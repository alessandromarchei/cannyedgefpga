==> flow/design.v <==
module lut_atan (
    input wire i_clk,
    input logic [3:0] x,   
    input logic [3:0] y,   
    output reg [1:0] direction  
);
localparam int MAX_VALUE = 1021;
localparam int X_SIZE = $clog2(MAX_VALUE);
reg [1:0] lut [0:X_SIZE-1][0:X_SIZE-1];
    initial begin
        lut[0][0] = 2'b00;
        lut[0][1] = 2'b01;
        lut[0][2] = 2'b01;
        lut[0][3] = 2'b01;
        lut[0][4] = 2'b01;
        lut[0][5] = 2'b01;
        lut[0][6] = 2'b01;
        lut[0][7] = 2'b01;
        lut[0][8] = 2'b01;
        lut[0][9] = 2'b01;
        lut[1][0] = 2'b00;
        lut[1][1] = 2'b10;
        lut[1][2] = 2'b01;
        lut[1][3] = 2'b01;
        lut[1][4] = 2'b01;
        lut[1][5] = 2'b01;
        lut[1][6] = 2'b01;
        lut[1][7] = 2'b01;
        lut[1][8] = 2'b01;
        lut[1][9] = 2'b01;
        lut[2][0] = 2'b00;
        lut[2][1] = 2'b00;
        lut[2][2] = 2'b10;
        lut[2][3] = 2'b10;
        lut[2][4] = 2'b01;
        lut[2][5] = 2'b01;
        lut[2][6] = 2'b01;
        lut[2][7] = 2'b01;
        lut[2][8] = 2'b01;
        lut[2][9] = 2'b01;
        lut[3][0] = 2'b00;
        lut[3][1] = 2'b00;
        lut[3][2] = 2'b10;
        lut[3][3] = 2'b10;
        lut[3][4] = 2'b10;
        lut[3][5] = 2'b01;
        lut[3][6] = 2'b01;
        lut[3][7] = 2'b01;
        lut[3][8] = 2'b01;
        lut[3][9] = 2'b01;
        lut[4][0] = 2'b00;
        lut[4][1] = 2'b00;
        lut[4][2] = 2'b00;
        lut[4][3] = 2'b10;
        lut[4][4] = 2'b10;
        lut[4][5] = 2'b10;
        lut[4][6] = 2'b01;
        lut[4][7] = 2'b01;
        lut[4][8] = 2'b01;
        lut[4][9] = 2'b01;
        lut[5][0] = 2'b00;
        lut[5][1] = 2'b00;
        lut[5][2] = 2'b00;
        lut[5][3] = 2'b00;
        lut[5][4] = 2'b10;
        lut[5][5] = 2'b10;
        lut[5][6] = 2'b10;
        lut[5][7] = 2'b01;
        lut[5][8] = 2'b01;
        lut[5][9] = 2'b01;
        lut[6][0] = 2'b00;
        lut[6][1] = 2'b00;
        lut[6][2] = 2'b00;
        lut[6][3] = 2'b00;
        lut[6][4] = 2'b00;
        lut[6][5] = 2'b10;
        lut[6][6] = 2'b10;
        lut[6][7] = 2'b10;
        lut[6][8] = 2'b01;
        lut[6][9] = 2'b01;
        lut[7][0] = 2'b00;
        lut[7][1] = 2'b00;
        lut[7][2] = 2'b00;
        lut[7][3] = 2'b00;
        lut[7][4] = 2'b00;
        lut[7][5] = 2'b00;
        lut[7][6] = 2'b10;
        lut[7][7] = 2'b10;
        lut[7][8] = 2'b10;
        lut[7][9] = 2'b01;
        lut[8][0] = 2'b00;
        lut[8][1] = 2'b00;
        lut[8][2] = 2'b00;
        lut[8][3] = 2'b00;
        lut[8][4] = 2'b00;
        lut[8][5] = 2'b00;
        lut[8][6] = 2'b00;
        lut[8][7] = 2'b10;
        lut[8][8] = 2'b10;
        lut[8][9] = 2'b10;
        lut[9][0] = 2'b00;
        lut[9][1] = 2'b00;
        lut[9][2] = 2'b00;
        lut[9][3] = 2'b00;
        lut[9][4] = 2'b00;
        lut[9][5] = 2'b00;
        lut[9][6] = 2'b00;
        lut[9][7] = 2'b00;
        lut[9][8] = 2'b10;
        lut[9][9] = 2'b10;
    end
always @(posedge i_clk) begin
    direction <= lut[x][y];
end
endmodule
module lut_log_quantizer (
    input logic [9:0] input_value,   
    output logic [3:0] output_log  
);
    assign output_log = (input_value >= 512) ? 9 :
                  (input_value >= 256) ? 8 :
                  (input_value >= 128) ? 7 :
                  (input_value >= 64)  ? 6 :
                  (input_value >= 32)  ? 5 :
                  (input_value >= 16)  ? 4 :
                  (input_value >= 8)   ? 3 :
                  (input_value >= 4)   ? 2 :
                  (input_value >= 2)   ? 1 : 
                  (input_value == 0)   ? 1 : 0;
endmodule
module sobel_atan #(
    parameter NBIT_SOBEL = 11
)(
    input i_clk,
    input signed [NBIT_SOBEL-1:0] gy,   
    input signed [NBIT_SOBEL-1:0] gx,   
    output logic [1:0] o_direction  
);
logic [NBIT_SOBEL-2:0] abs_gx,abs_gy;         
logic [3:0] addr_x,addr_y;                   
logic [1:0] lut_output; 
wire x_sign,y_sign;              
assign abs_gx = (gx < 0) ? -gx : gx;
assign abs_gy = (gy < 0) ? -gy : gy;
assign x_sign = gx[NBIT_SOBEL-1];
assign y_sign = gy[NBIT_SOBEL-1];
lut_log_quantizer log_x(
    .input_value(abs_gx),
    .output_log(addr_x)
);
lut_log_quantizer log_y(
    .input_value(abs_gy),
    .output_log(addr_y)
);
lut_atan LUT(
    .i_clk(i_clk),
    .x(addr_x),
    .y(addr_y),
    .direction(lut_output)
);
assign o_direction = (((x_sign ^ y_sign) == 1) && (lut_output[1] == 1)) ? (lut_output | 1'b1) : lut_output;
endmodule
* Reports on sobel_atan
What the tools print for sobel_atan, step after step.
Line numbers count from 1 in the design file above.
Cell names lack the library's common part.
Not given: --
- Design top :: sobel_atan
- Clock input :: i_clk
- Library :: sky130hd
- Library corner :: tt_025C_1v80

* Elaborated design
Yosys after proc, flatten, opt, wreduce and memory -nomap, before mapping. Enables and synchronous resets that opt folds into registers are not counted as muxes. Memory bits, and registers merged into a memory's read port (data or address), are not among the register bits. Print and check cells are not counted. Equal cells are merged and count once.
Memory sizes are those after Yosys's memory passes, which may raise the word count (mostly to a power of two), join words into wider ones and drop unused or constant bits.
- Muxes and demuxes :: 23
- Magnitude comparators :: 20
- $add $sub $neg :: 3
- Reductions and logical operators :: 3
- Equal/unequal tests :: 1
- Multiply operators :: 1
- Bitwise gates (word level) :: 1
** Operators by type and width (number)
- 2-to-1 mux 4 bit :: 18
- less-than comparator 11 x 1 -> 1 bit (second input constant) :: 2
- greater-or-equal comparator 10 bit (second input constant) :: 2
- greater-or-equal comparator 10 x 2 -> 1 bit (second input constant) :: 2
- greater-or-equal comparator 10 x 3 -> 1 bit (second input constant) :: 2
- greater-or-equal comparator 10 x 4 -> 1 bit (second input constant) :: 2
- greater-or-equal comparator 10 x 5 -> 1 bit (second input constant) :: 2
- greater-or-equal comparator 10 x 6 -> 1 bit (second input constant) :: 2
- greater-or-equal comparator 10 x 7 -> 1 bit (second input constant) :: 2
- greater-or-equal comparator 10 x 8 -> 1 bit (second input constant) :: 2
- greater-or-equal comparator 10 x 9 -> 1 bit (second input constant) :: 2
- negation 10 bit :: 2
- logical NOT 10 bit :: 2
- 2-to-1 mux 10 bit :: 2
- multiplier 4 x 3 -> 6 bit (second input constant) :: 1
- adder 7 x 4 -> 7 bit :: 1
- 2-to-1 mux 1 bit :: 3
- equality test 1 bit (second input constant) :: 1
- XOR 1 bit :: 1
- logical AND 1 bit :: 1
- Bits of input ports :: 23
- ROM bits :: 200
- Clocked read ports x word width :: 2
- Output and inout port bits :: 2
- Register bits after elaboration :: 0
- Elaborated cells :: 53
- Memories kept :: 1
** Memory list
- LUT.lut :: depth 100, width 2, read ports 1, write ports 0, RTL line 9 : reg [1:0] lut [0:X_SIZE-1][0:X_SIZE-1];

* Depth
Yosys ltp: most cells in a row. Word level: on the elaborated netlist, between registers, memories and ports. Mapped: between sequential cells and ports; inverters and the memories' decode and read muxes count.
- Depth after elaboration :: 15
- ABC_AREA :: 1
- Depth in mapped cells :: 27
- Gate-level depth less buffers :: 27

* After synthesis
Source: synth_stat.txt of the flow (Yosys; design flattened, memories mapped). It holds for the ABC_AREA given above (unset counts as 0); a run with the other value may have another netlist.
Totals and module areas in this step are rounded.
** Cell types
- nand2_1 :: number 66, total area 247.738 sq um
- inv_1 :: number 44, total area 165.158 sq um
- nand3_1 :: number 23, total area 115.11 sq um
- ha_1 :: number 8, total area 100.096 sq um
- nor2_1 :: number 21, total area 78.826 sq um
- xor2_1 :: number 7, total area 61.309 sq um
- nand2_4 :: number 5, total area 56.304 sq um
- a21oi_1 :: number 9, total area 45.043 sq um
- dfxtp_1 :: number 2, total area 40.038 sq um
- fa_1 :: number 2, total area 40.038 sq um
- o21ai_0 :: number 8, total area 40.038 sq um
- nand2_2 :: number 6, total area 37.536 sq um
- nor3_2 :: number 3, total area 30.029 sq um
- nand3_2 :: number 2, total area 20.019 sq um
- nor2_2 :: number 3, total area 18.768 sq um
- a21oi_2 :: number 2, total area 17.517 sq um
- xnor2_1 :: number 2, total area 17.517 sq um
- xor2_2 :: number 1, total area 16.266 sq um
Not listed: further types 15, cells in them 20.
- Area of sequential cells :: 40.0 sq um
- Cells in the netlist :: 234
- Buffer cells :: 5
- Synthesis area :: 1280 sq um
- Mapped flip-flops :: 2

* Timing after synthesis
Source: OpenSTA report_checks on the synthesized netlist (no wires, ideal clock, input and output delay 20% of the period each), path of least setup slack; recovery checks are left aside. Register names are those of the netlist, which keeps one name where synthesis merged equal registers.
- Path type :: input -> register
- From :: input gx[0]
- To :: register LUT.direction[1]
- Buffers on the path :: 0
- Stages :: 26
- Launch time at the first pin :: 0.980 ns
- Delay of the path :: 3.308 ns
- Library setup time :: 0.109 ns
- Arrival time :: 4.179 ns
- Clock period :: 4.9 ns
- Path slack :: 0.612 ns
- Input delay :: 0.980 ns
- Required time :: 4.791 ns
- Synthesis period reached :: 4.288 ns
"delay of the path" = arrival - input delay + setup time.
"stages": output pins that drive a net of the path, with the launching flip-flop's if there is one; two outputs of one cell count as two.
"synthesis period reached" = period - worst setup slack (recovery checks aside). The figure is calculated, with input and output delays left at 20% of the set period.
Between the ends stands the longest chain of elaborated cells between them, by number of cells; it is not shown to be the way that was timed. Of several equally long chains one is given.
Each line given opens the expression or statement behind the cell; cells for indexed reads and writes are added by Yosys, which also makes memories of some case tables.
- Cells stage by stage :: inv_1 > ha_1 > inv_1 > nor2_1 > nand2_1 > nor3_2 > nand3_1 > nand2_1 > xor2_1 > nor2_1 > nand2_1 > o21ai_0 > inv_1 > ha_1 > ha_1 > fa_1 > inv_1 > nor2_1 > xor2_1 > inv_1 > nand2_1 > nand2_4 > a21oi_1 > nand2_1 > nand2_1 > inv_1
- Cells in the longest elaborated chain :: 15
- Elaborated cells on any way between the ends :: 25
- RTL lines with such cells :: 12
- Those cells by class :: 2 x add/sub; 1 x mul; 10 x compare; 11 x mux; 1 x reduce/logical
** RTL lines, path post-synthesis
- start, declared :: RTL line 136 : input signed [NBIT_SOBEL-1:0] gx,
- negation 10 bit :: RTL line 143 : assign abs_gx = (gx < 0) ? -gx : gx;
- 2-to-1 mux 10 bit :: RTL line 143
- logical NOT 10 bit :: RTL line 129 : (input_value == 0)   ? 1 : 0;
- 2-to-1 mux 1 bit :: RTL line 129
- 2-to-1 mux 4 bit :: RTL line 128 : (input_value >= 2)   ? 1 :
- 2-to-1 mux 4 bit :: RTL line 127 : (input_value >= 4)   ? 2 :
- 2-to-1 mux 4 bit :: RTL line 126 : (input_value >= 8)   ? 3 :
- 2-to-1 mux 4 bit :: RTL line 125 : (input_value >= 16)  ? 4 :
- 2-to-1 mux 4 bit :: RTL line 124 : (input_value >= 32)  ? 5 :
- 2-to-1 mux 4 bit :: RTL line 123 : (input_value >= 64)  ? 6 :
- 2-to-1 mux 4 bit :: RTL line 122 : (input_value >= 128) ? 7 :
- 2-to-1 mux 4 bit :: RTL line 121 : (input_value >= 256) ? 8 :
- 2-to-1 mux 4 bit :: RTL line 120 : assign output_log = (input_value >= 512) ? 9 :
- multiplier 4 x 3 -> 6 bit :: RTL line 113 : direction <= lut[x][y];
- adder 7 x 4 -> 7 bit :: RTL line 113
- end, declared :: RTL line 5 : output reg [1:0] direction

* Path in the finished layout
Path of least setup slack in the final report of run A (OpenROAD, finished layout, wires in). Where an end is a register, its clock arrival counts in the times.
- Path type :: input -> register
- From :: input gx[0]
- To :: register LUT.direction[1]
- Arrival time :: 3.78 ns
- Library setup time :: 0.10 ns
- Stages :: 25
- Launch time at the first pin :: 0.57 ns
- Path slack :: -0.80 ns
- Required time :: 2.98 ns
- Clock period :: 2.87 ns
- Input delay :: 0.57 ns
- Buffers on the path :: 3
Between the ends stands the longest chain of elaborated cells between them, by number of cells; it is not shown to be the way that was timed. Of several equally long chains one is given.
- Cells stage by stage :: buf_8 > buf_6 > nor3_4 > nand2_2 > nor3_2 > buf_4 > nor2_4 > xor2_2 > nor2_1 > nand2_1 > o21ai_2 > inv_1 > ha_1 > ha_2 > fa_1 > inv_2 > nor2_4 > xor2_2 > inv_1 > nand2_2 > nand2_4 > a21oi_2 > nand2_1 > nand2_1 > inv_1
- Cells in the longest elaborated chain :: 15
- Elaborated cells on any way between the ends :: 25
- RTL lines with such cells :: 12
- Those cells by class :: 2 x add/sub; 1 x mul; 10 x compare; 11 x mux; 1 x reduce/logical
** RTL lines, path after layout
- start, declared :: RTL line 136 : input signed [NBIT_SOBEL-1:0] gx,
- negation 10 bit :: RTL line 143 : assign abs_gx = (gx < 0) ? -gx : gx;
- 2-to-1 mux 10 bit :: RTL line 143
- logical NOT 10 bit :: RTL line 129 : (input_value == 0)   ? 1 : 0;
- 2-to-1 mux 1 bit :: RTL line 129
- 2-to-1 mux 4 bit :: RTL line 128 : (input_value >= 2)   ? 1 :
- 2-to-1 mux 4 bit :: RTL line 127 : (input_value >= 4)   ? 2 :
- 2-to-1 mux 4 bit :: RTL line 126 : (input_value >= 8)   ? 3 :
- 2-to-1 mux 4 bit :: RTL line 125 : (input_value >= 16)  ? 4 :
- 2-to-1 mux 4 bit :: RTL line 124 : (input_value >= 32)  ? 5 :
- 2-to-1 mux 4 bit :: RTL line 123 : (input_value >= 64)  ? 6 :
- 2-to-1 mux 4 bit :: RTL line 122 : (input_value >= 128) ? 7 :
- 2-to-1 mux 4 bit :: RTL line 121 : (input_value >= 256) ? 8 :
- 2-to-1 mux 4 bit :: RTL line 120 : assign output_log = (input_value >= 512) ? 9 :
- multiplier 4 x 3 -> 6 bit :: RTL line 113 : direction <= lut[x][y];
- adder 7 x 4 -> 7 bit :: RTL line 113
- end, declared :: RTL line 5 : output reg [1:0] direction

==> results <==
Stored flow runs of sobel_atan (2 of them; Yosys, OpenROAD, sky130hd). They differ in their settings and are not a sequence. Constraints: input delay and output delay 20% of the set period each, output load 0.01 pF.
"achieved period" = clock period - worst setup slack. The figure is calculated, with input and output delays left at 20% of the set period.
"power consumption" rests on the timing tool's default activity at the inputs, not on a simulated workload.
The results are shown rounded.

* Run A
** Files
==> flow/run.sh <==
#!/bin/bash
# the make line also repeats the synthesis and layout settings of config.mk as NAME=value (left out here)
make -C /OpenROAD-flow-scripts/flow DESIGN_CONFIG=/design/flow/config.mk WORK_HOME=/design/flow/orfs CLKGATE_MAP_FILE= finish
==> flow/config.mk <==
export PLATFORM = sky130hd
export DESIGN_NAME = sobel_atan
export DESIGN_NICKNAME = sobel_atan
export VERILOG_FILES = /design/flow/design.v
export SDC_FILE = /design/flow/constraint.sdc
export NUM_CORES = 4
export LEC_CHECK = 0
export ABC_AREA = 1
export CAP_MARGIN = 20
export CORE_MARGIN = 2
export CORE_UTILIZATION = 21
export CTS_CLUSTER_DIAMETER = 119
export GPL_ROUTABILITY_DRIVEN = 0
export MIN_ROUTING_LAYER = met1
export SLEW_MARGIN = 25
==> flow/constraint.sdc <==
create_clock -name core_clock -period 2.87 [get_ports {i_clk}]
set_input_delay 0.5740 -clock core_clock [delete_from_list [all_inputs] [get_ports {i_clk}]]
set_output_delay 0.5740 -clock core_clock [all_outputs]
set_load 0.01 [all_outputs]
** Results
- Achieved period :: 3.673 ns
- Setup slack of the critical path :: -0.803 ns
- Full die area :: 6,720 sq um
- Power consumption :: 0.000913 W
- Worst hold slack in the final report :: 1.38 ns
- Chip area in the Yosys report :: 1,280 sq um
- Final design utilization :: 0.375
- Setup total negative slack :: -1.60 ns

* Run B
** Files
==> flow/run.sh <==
#!/bin/bash
# the make line also repeats the synthesis and layout settings of config.mk as NAME=value (left out here)
make -C /OpenROAD-flow-scripts/flow DESIGN_CONFIG=/design/flow/config.mk WORK_HOME=/design/flow/orfs CLKGATE_MAP_FILE= finish
==> flow/config.mk <==
export PLATFORM = sky130hd
export DESIGN_NAME = sobel_atan
export DESIGN_NICKNAME = sobel_atan
export VERILOG_FILES = /design/flow/design.v
export SDC_FILE = /design/flow/constraint.sdc
export NUM_CORES = 4
export LEC_CHECK = 0
export CAP_MARGIN = 5
export CELL_PAD_IN_SITES_GLOBAL_PLACEMENT = 2
export CORE_ASPECT_RATIO = 0.51
export CORE_MARGIN = 2
export CORE_UTILIZATION = 32
export GPL_ROUTABILITY_DRIVEN = 0
export GPL_TIMING_DRIVEN = 0
export PLACE_DENSITY_LB_ADDON = 0.08
export SLEW_MARGIN = 20
export TNS_END_PERCENT = 15
==> flow/constraint.sdc <==
create_clock -name core_clock -period 7.59 [get_ports {i_clk}]
set_input_delay 1.5180 -clock core_clock [delete_from_list [all_inputs] [get_ports {i_clk}]]
set_output_delay 1.5180 -clock core_clock [all_outputs]
set_load 0.01 [all_outputs]
** Results
- Achieved period :: 6.070 ns
- Setup slack of the critical path :: 1.52 ns
- Full die area :: 4,870 sq um
- Power consumption :: 0.000249 W
- Worst hold slack in the final report :: 2.13 ns
- Chip area in the Yosys report :: 1,380 sq um
- Final design utilization :: 0.433
- Setup total negative slack :: 0.000 ns
