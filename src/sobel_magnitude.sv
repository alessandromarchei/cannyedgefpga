==> flow/design.v <==
module sobel_magnitude #(
    parameter NBIT = 11           
)
(
    input wire i_clk,                                     
    input wire i_data_valid,                              
    input signed [NBIT-1:0] gx,
    input signed [NBIT-1:0] gy,
    output reg [NBIT:0] module_g
);
wire [NBIT-1:0] gx_abs;
wire [NBIT-1:0] gy_abs;
assign gx_abs = (gx < 0) ? -gx : gx;
assign gy_abs = (gy < 0) ? -gy : gy;
always @(posedge i_clk) begin
    if (i_data_valid) begin
        if(gx_abs > gy_abs) begin
            module_g <= gx_abs + (gy_abs >> 1);
        end
        else begin
            module_g <= gy_abs + (gx_abs >> 1);
        end
    end
end
endmodule
======== Reports on sobel_magnitude ========
The steps from the RTL of sobel_magnitude to its reports follow in flow order.
Lines are those of the file above, counted from 1.
Cell names lack the library's common part.
The mark n/a stands for no value.
design
  top module .............................. sobel_magnitude
  clock port .............................. i_clk
  standard-cell library ................... sky130hd
  corner .................................. tt_025C_1v80

======== After elaboration ========
Counts by Yosys on the flattened word-level netlist (proc, flatten, opt, wreduce; memories kept). Register bits leave out memories and registers merged into their read ports (data or address); mux counts leave out enables and synchronous resets folded into registers. Print and check cells are left out. Cells with the same type and inputs are merged into one.
word-level totals
  memory bits (read-only) ................. 0
  memories ................................ 0
  output and inout bits ................... 12
  bits of input ports ..................... 24
  word width x clocked read ports ......... 0
  register bits after elaboration ......... 12
  bits in writable memories ............... 0
  latch bits .............................. 0
cells by class
  reductions and logical operators ........ 0
  shifts and indexed selects .............. 0
  add/subtract/negate cells ............... 4
  div/mod/pow operators ................... 0
  multiplexer cells ....................... 3
  eq/ne operators ......................... 0
  order comparisons ....................... 3
  multiply operators ...................... 0
  bitwise logic cells ..................... 0
operators with widths
  cell                                                  count
  adder 11 x 10 -> 12 bit                               2
  less-than comparator 11 x 1 -> 1 bit with constant B  2
  negator 11 bit                                        2
  2-to-1 mux 11 bit                                     2
  2-to-1 mux 12 bit                                     1
  greater-than comparator 11 bit                        1

======== Longest topological paths ========
Yosys ltp: most cells in a row. Word level: on the elaborated netlist, between registers, memories and ports. Mapped: between sequential cells and ports; inverters and the memories' decode and read muxes count.
logic depth
  depth after elaboration ................. 4
  ABC_AREA ................................ 0
  mapped depth ............................ 17
  gate-level depth less buffers ........... 16

======== Mapped cells and area ========
Yosys stat after the flow's synthesis: flattened, memories mapped to cells. It holds for the ABC_AREA given above (unset counts as 0); a run with the other value may have another netlist.
The area totals of this step are shown rounded.
cells by type
  type      count
  edfxtp_1  12
  xnor2_1   38
  ha_1      20
  mux2i_1   9
  a21oi_1   16
  inv_1     20
  nor2_1    19
  maj3_1    7
  xor2_1    8
  nand2_1   14
  maj3_2    4
  o31ai_4   2
  fa_1      2
  nor3_1    7
  o21ai_0   7
  xnor2_2   2
  nand2b_1  5
  mux2_4    2
Other cell types: 40; their cells: 62.
synthesis totals
  mapped flip-flops ....................... 12
  mapped area ............................. 2300 µm²
  cells in the netlist .................... 256

======== Timing after synthesis ========
OpenSTA on the mapped netlist: ideal clock, no wires. The path of least setup slack (recovery checks aside). Input and output delay are each 20% of the period. Register names are those of the netlist, which keeps one name where synthesis merged equal registers.
timing path after synthesis
  path kind ............................... input to register
  start point ............................. input port gx[0]
  end point ............................... register module_g[10]
  path slack .............................. 3138 ps
  launch time at the first pin ............ 1610 ps
  arrival time ............................ 4743 ps
  driving pins on the path ................ 14
  required time ........................... 7881 ps
  setup time .............................. 169 ps
  path delay .............................. 3302 ps
  buffers on the path ..................... 0
  period .................................. 8050 ps
  synthesis period reached ................ 4912 ps
"path delay" is the arrival time less input delay plus setup time.
"driving pins on the path" counts driving pins, that of a launching flip-flop among them; a cell with two outputs on the path counts twice.
"synthesis period reached" = period - worst setup slack (recovery checks aside). The figure is calculated, with input and output delays left at 20% of the set period.
The rows between start and end are the longest chain of elaborated cells between them; the timing report does not say that the signal goes this way. Where chains are equally long, one stands for them.
Each line given opens the expression or statement behind the cell; cells for indexed reads and writes are added by Yosys, which also makes memories of some case tables.
between the ends, after synthesis
  cell sequence ........................... inv_1 -> ha_1 -> nand2_1 -> o21ai_0 -> ha_1 -> fa_1 -> maj3_1 -> maj3_2 -> maj3_2 -> a211oi_2 -> o21ai_0 -> a21o_1 -> o32a_1 -> o31ai_1
  cells in the longest elaborated chain ... 4
  elaborated cells on any way between the ends .. 7
  source lines of those cells ............. 4
ends and longest elaborated chain, after synthesis
  element                  line  RTL
  start: declaration       7     input signed [NBIT-1:0] gx,
  negator 11 bit           13    assign gx_abs = (gx < 0) ? -gx : gx;
  2-to-1 mux 11 bit        13
  adder 11 x 10 -> 12 bit  21    module_g <= gy_abs + (gx_abs >> 1);
  2-to-1 mux 12 bit        17    if(gx_abs > gy_abs) begin
  end: assignment          18    module_g <= gx_abs + (gy_abs >> 1);
  end: assignment          21
  end: declaration         9     output reg [NBIT:0] module_g

======== Path in the finished layout ========
Path of least setup slack in the final report of flow run A (OpenROAD, finished layout, wires in). Where an end is a register, its clock arrival counts in the times.
The path's times are printed in steps of 10 ps; the period is the one set.
timing path post-layout
  path kind ............................... input to register
  start point ............................. input port gx[1]
  end point ............................... register module_g[10]
  required time ........................... 5450 ps
  driving pins on the path ................ 15
  buffers on the path ..................... 1
  arrival time ............................ 5030 ps
  period .................................. 5400 ps
  launch time at the first pin ............ 1080 ps
  setup time .............................. 180 ps
  path slack .............................. 420 ps
The rows between start and end are the longest chain of elaborated cells between them; the timing report does not say that the signal goes this way. Where chains are equally long, one stands for them.
between the ends, post-layout
  cell sequence ........................... clkdlybuf4s50_1 -> inv_1 -> ha_1 -> nand2_1 -> o21ai_0 -> ha_1 -> fa_1 -> maj3_1 -> maj3_2 -> maj3_2 -> a211oi_2 -> o21ai_0 -> a21o_1 -> o32a_1 -> o31ai_1
  cells in the longest elaborated chain ... 4
  elaborated cells on any way between the ends .. 7
  source lines of those cells ............. 4
ends and longest elaborated chain, post-layout
  element                  line  RTL
  start: declaration       7     input signed [NBIT-1:0] gx,
  negator 11 bit           13    assign gx_abs = (gx < 0) ? -gx : gx;
  2-to-1 mux 11 bit        13
  adder 11 x 10 -> 12 bit  21    module_g <= gy_abs + (gx_abs >> 1);
  2-to-1 mux 12 bit        17    if(gx_abs > gy_abs) begin
  end: assignment          18    module_g <= gx_abs + (gy_abs >> 1);
  end: assignment          21
  end: declaration         9     output reg [NBIT:0] module_g

Hand-over note for sobel_magnitude

2 stored runs of sobel_magnitude in the flow (synthesis by Yosys, layout by OpenROAD, sky130hd cells), in arbitrary order. Constraints: input delay and output delay 20% of the set period each, output load 0.01 pF.
By "achieved period" is meant the clock period of the run minus its worst setup slack. This is arithmetic on one report: input and output delays are still those of the set period (20% each).
"worst path time" means the part of the period allowed to the worst setup path (the constraints hold back 20% at inputs and 20% at outputs) less its slack; where the path has registers, the arrival times of their clocks count too.
"power consumption" rests on the timing tool's default activity at the inputs, not on a simulated workload.
"worst path time" is known to 10 ps.
Values from the reports are rounded here.

======== flow run A ========
==> flow/run.sh <==
#!/bin/bash
# the make line also repeats the synthesis and layout settings of config.mk as NAME=value (left out here)
make -C /OpenROAD-flow-scripts/flow DESIGN_CONFIG=/design/flow/config.mk WORK_HOME=/design/flow/orfs CLKGATE_MAP_FILE= finish
==> flow/config.mk <==
export PLATFORM = sky130hd
export DESIGN_NAME = sobel_magnitude
export DESIGN_NICKNAME = sobel_magnitude
export VERILOG_FILES = /design/flow/design.v
export SDC_FILE = /design/flow/constraint.sdc
export NUM_CORES = 4
export LEC_CHECK = 0
export CAP_MARGIN = 20
export CORE_MARGIN = 2
export CORE_UTILIZATION = 17
export GPL_ROUTABILITY_DRIVEN = 1
export PLACE_DENSITY_LB_ADDON = 0.16
export SLEW_MARGIN = 40
export TNS_END_PERCENT = 35
==> flow/constraint.sdc <==
create_clock -name core_clock -period 5.4 [get_ports {i_clk}]
set_input_delay 1.0800 -clock core_clock [delete_from_list [all_inputs] [get_ports {i_clk}]]
set_output_delay 1.0800 -clock core_clock [all_outputs]
set_load 0.01 [all_outputs]

-------- measured, flow run A --------
  cell area after synthesis ............... 2300 µm²
  die size ................................ 14000 µm²
  standard-cell area after routing ........ 3000 µm²
  utilization after routing ............... 23 %
  setup slack of the worst path ........... 420 ps
  total negative setup slack .............. 0 ps
  worst hold slack ........................ 1800 ps
  power consumption ....................... 0.72 mW
  achieved period ......................... 4980 ps
  worst path time ......................... 3900 ps
  worst setup path kind ................... input to register

======== flow run B ========
==> flow/run.sh <==
#!/bin/bash
# the make line also repeats the synthesis and layout settings of config.mk as NAME=value (left out here)
make -C /OpenROAD-flow-scripts/flow DESIGN_CONFIG=/design/flow/config.mk WORK_HOME=/design/flow/orfs CLKGATE_MAP_FILE= finish
==> flow/config.mk <==
export PLATFORM = sky130hd
export DESIGN_NAME = sobel_magnitude
export DESIGN_NICKNAME = sobel_magnitude
export VERILOG_FILES = /design/flow/design.v
export SDC_FILE = /design/flow/constraint.sdc
export NUM_CORES = 4
export LEC_CHECK = 0
export ABC_AREA = 0
export CAP_MARGIN = 20
export CORE_ASPECT_RATIO = 0.59
export CORE_MARGIN = 2
export CORE_UTILIZATION = 47
export CTS_CLUSTER_DIAMETER = 375
export GPL_TIMING_DRIVEN = 1
export MAX_ROUTING_LAYER = met4
export PLACE_DENSITY_LB_ADDON = 0.24
export SLEW_MARGIN = 20
==> flow/constraint.sdc <==
create_clock -name core_clock -period 4.64 [get_ports {i_clk}]
set_input_delay 0.9280 -clock core_clock [delete_from_list [all_inputs] [get_ports {i_clk}]]
set_output_delay 0.9280 -clock core_clock [all_outputs]
set_load 0.01 [all_outputs]

-------- measured, flow run B --------
  cell area after synthesis ............... 2300 µm²
  die size ................................ 5400 µm²
  standard-cell area after routing ........ 3100 µm²
  utilization after routing ............... 66 %
  setup slack of the worst path ........... 100 ps
  total negative setup slack .............. 0 ps
  worst hold slack ........................ 1700 ps
  power consumption ....................... 0.83 mW
  achieved period ......................... 4535 ps
  worst path time ......................... 3610 ps
  worst setup path kind ................... input to register

End of note.
